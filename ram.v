==> flow/design.v <==
module ram #(
    parameter int SZ  = 8,
    parameter int WSZ = 8
) (
    input [SZ-1:0] addr,
    input w_notr,
    inout [WSZ-1:0] data,
    input clk
);
    reg [WSZ-1:0] storage[(1 << SZ) - 1];
    assign data = w_notr ? 'z : storage[addr];
    always @(posedge clk) begin
        if (w_notr) storage[addr] <= data;
    end
endmodule
# From RTL to reports: ram

The steps from the RTL of ram to its reports follow in flow order.
Lines are those of the file above, counted from 1.
Cell names lack the library's common part.
A cell with -- has no value.

Design top: ram
Clock: clk
Cell library: sky130hd
Library corner: tt_025C_1v80

# After elaboration

Counts by Yosys on the flattened word-level netlist (proc, flatten, opt, wreduce; memories kept). Register bits leave out memories and registers merged into their read ports (data or address); mux counts leave out enables and synchronous resets folded into registers. Print and check cells are left out. Cells with the same type and inputs are merged into one.
Yosys's memory passes give these memory sizes; they may raise the number of words (mostly to a power of two), join words into wider ones and drop unused or constant bits.

Mux-type cells: 4

Operator list:

| cell              | number |
| 8-bit two-way mux | 3 |
| 1-bit two-way mux | 1 |

Memory bits (writable): 2040
Elaborated cells: 5
Memory cells: 1
Flip-flop bits (word level): 0

Memory list:

| memory  | words | width | rd ports | write ports | RTL line | text |
| storage | 255   | 8     | 1        | 1           | 10       | `reg [WSZ-1:0] storage[(1 << SZ) - 1];` |

# Depth

Depth = most cells in a row (Yosys ltp): at word level without a register or memory, in the mapped netlist without a sequential cell, where the memories' decode and read muxes count.

Word-level depth: 2
ABC_AREA: 0
Gate-level depth with buffers: 12
Mapped depth without buffers: 6

# Netlist

The flow's flattened synthesis, as Yosys stat reports it; memories are mapped. The netlist is that of the ABC_AREA named above (0 if unset); the other value can give another one.

Cells by type:

| type     | number |
| edfxtp_1 | 2040 |
| mux4_2   | 480 |
| a22oi_1  | 184 |
| nor2_1   | 232 |
| mux2i_1  | 68 |
| a21oi_1  | 94 |
| clkbuf_1 | 116 |
| buf_4    | 36 |
| buf_2    | 49 |
| a221oi_1 | 26 |
| nor3_1   | 43 |
| o22ai_1  | 25 |
| buf_6    | 13 |
| nand2_1  | 34 |
| nand3_1  | 24 |
| or4_1    | 13 |
| nand2b_1 | 12 |
| nor2b_1  | 12 |

Not listed: further types 28, cells in them 123.

Buffer cells: 234
Chip area (Yosys): 78526.6 sq um
Mapped flip-flops: 2040
Mapped cells: 3624

# Worst setup path after synthesis

Source: OpenSTA report_checks on the synthesized netlist (no wires, ideal clock, input and output delay 20% of the period each), path of least setup slack; recovery checks are left aside. Register names are those of the netlist, which keeps one name where synthesis merged equal registers.

Path kind: input-to-output
Start point: input port addr[1]
End point: output port data[5]
Delay of the path: 12.132 ns
Period: 27.3 ns
Input delay: 5.460 ns
Path slack: 4.248 ns
Stages: 10
Arrival: 17.592 ns
Synthesis period reached: 23.052 ns

"delay of the path" is the arrival time less input delay plus setup time.
A path that ends at an output port has no setup time.
"stages": output pins that drive a net of the path, with the launching flip-flop's if there is one; two outputs of one cell count as two.
"synthesis period reached" is the clock period less the worst setup slack; recovery checks do not enter. This is arithmetic on one report: input and output delays are still those of the set period (20% each).
Between the ends stands the longest chain of elaborated cells between them, by number of cells; it is not shown to be the way that was timed. Of several equally long chains one is given.
A line is the first line of the expression or statement that the cell stems from. Yosys adds cells for indexed reads and writes and turns some case tables into memories.
The chain passes a memory read, where the word-level depth is cut; so it can be longer than that depth.

Path through: buf_2 > buf_4 > buf_4 > clkbuf_1 > buf_2 > mux4_2 > o22ai_1 > nor3_1 > o22ai_1 > o31ai_1
Cells in the longest elaborated chain: 2
Elaborated cells on any way between the ends: 2
Those cells by class: 1 x mux; 1 x memory

Ends and longest elaborated chain, post-synthesis:

| item               | RTL line | text |
| start, declared    | 5        | `input [SZ-1:0] addr,` |
| memory 255 x 8 bit | 10       | `reg [WSZ-1:0] storage[(1 << SZ) - 1];` |
| 8-bit two-way mux  | 11       | `assign data = w_notr ? 'z : storage[addr];` |
| end, declared      | 7        | `inout [WSZ-1:0] data,` |

# Worst path after layout

From the final timing report of run 1: the path of least setup slack in the routed layout; clock arrival at registers is part of the times.

Path kind: input-to-output
Start point: input port addr[0]
End point: output port data[1]
Path slack: 2.17 ns
Period: 11.4 ns
Input delay: 2.28 ns
Arrival: 6.95 ns
Stages: 10

Between the ends stands the longest chain of elaborated cells between them, by number of cells; it is not shown to be the way that was timed. Of several equally long chains one is given.
The chain passes a memory read, where the word-level depth is cut; so it can be longer than that depth.

Path through: buf_8 > buf_4 > buf_4 > nor2b_1 > a221oi_1 > o21ai_0 > a311oi_2 > a21oi_1 > o211ai_1 > buf_4
Cells in the longest elaborated chain: 2
Elaborated cells on any way between the ends: 2
Those cells by class: 1 x mux; 1 x memory

Ends and longest elaborated chain, post-layout:

| item               | RTL line | text |
| start, declared    | 5        | `input [SZ-1:0] addr,` |
| memory 255 x 8 bit | 10       | `reg [WSZ-1:0] storage[(1 << SZ) - 1];` |
| 8-bit two-way mux  | 11       | `assign data = w_notr ? 'z : storage[addr];` |
| end, declared      | 7        | `inout [WSZ-1:0] data,` |

Memo
Re: implementation data of ram

Measured data: module ram, platform sky130hd, 2 stored runs of the flow under differing settings, order arbitrary. Input and output delays are each 20% of the period that was set; the output load is 0.01 pF.
By "achieved period" is meant the clock period of the run minus its worst setup slack. This is arithmetic on one report: input and output delays are still those of the set period (20% each).
"time used up by the worst setup path" means the part of the period allowed to the worst setup path (the constraints hold back 20% at inputs and 20% at outputs) less its slack; where the path has registers, the arrival times of their clocks count too.
"total power after layout" is the tool's figure for a default switching activity; nothing was simulated.
A setting shown as -- is not set for that run.

| setting or result                         | run 1           | run 2           |
| period_ns                                 | 11.4            | 25.5            |
| CORE_UTILIZATION                          | 18              | 56              |
| PLACE_DENSITY                             | 0.72            | --              |
| CORE_ASPECT_RATIO                         | 1.83            | --              |
| CORE_MARGIN                               | 3               | 2               |
| CELL_PAD_IN_SITES_GLOBAL_PLACEMENT        | 1               | --              |
| ABC_AREA                                  | 0               | --              |
| GPL_TIMING_DRIVEN                         | 1               | --              |
| GPL_ROUTABILITY_DRIVEN                    | 1               | 0               |
| CTS_CLUSTER_DIAMETER                      | 120             | --              |
| CAP_MARGIN                                | 5               | 20              |
| SLEW_MARGIN                               | 25              | 20              |
| PLACE_DENSITY_LB_ADDON                    | --              | 0.1             |
| CELL_PAD_IN_SITES_DETAIL_PLACEMENT        | --              | 0               |
| CTS_CLUSTER_SIZE                          | --              | 46              |
| MIN_ROUTING_LAYER                         | --              | met1            |
| MAX_ROUTING_LAYER                         | --              | met5            |
| achieved period (ns)                      | 9.225           | 15.908          |
| overall die area (sq um)                  | 444585.0        | 143236.0        |
| final setup TNS (ns)                      | 0.000           | 0.000           |
| smallest hold slack (ns)                  | 1.307           | 1.404           |
| time used up by the worst setup path (ns) | 4.67            | 5.71            |
| worst path kind                           | input-to-output | input-to-output |
| utilization of the finished layout (%)    | 21.0            | 62.6            |
| total power after layout (mW)             | 14.982          | 7.051           |
| std-cell area (final layout) (sq um)      | 91034.8         | 87254.9         |
| worst slack on setup checks (ns)          | 2.175           | 9.592           |
| synthesis area (sq um)                    | 78526.6         | 78526.6         |
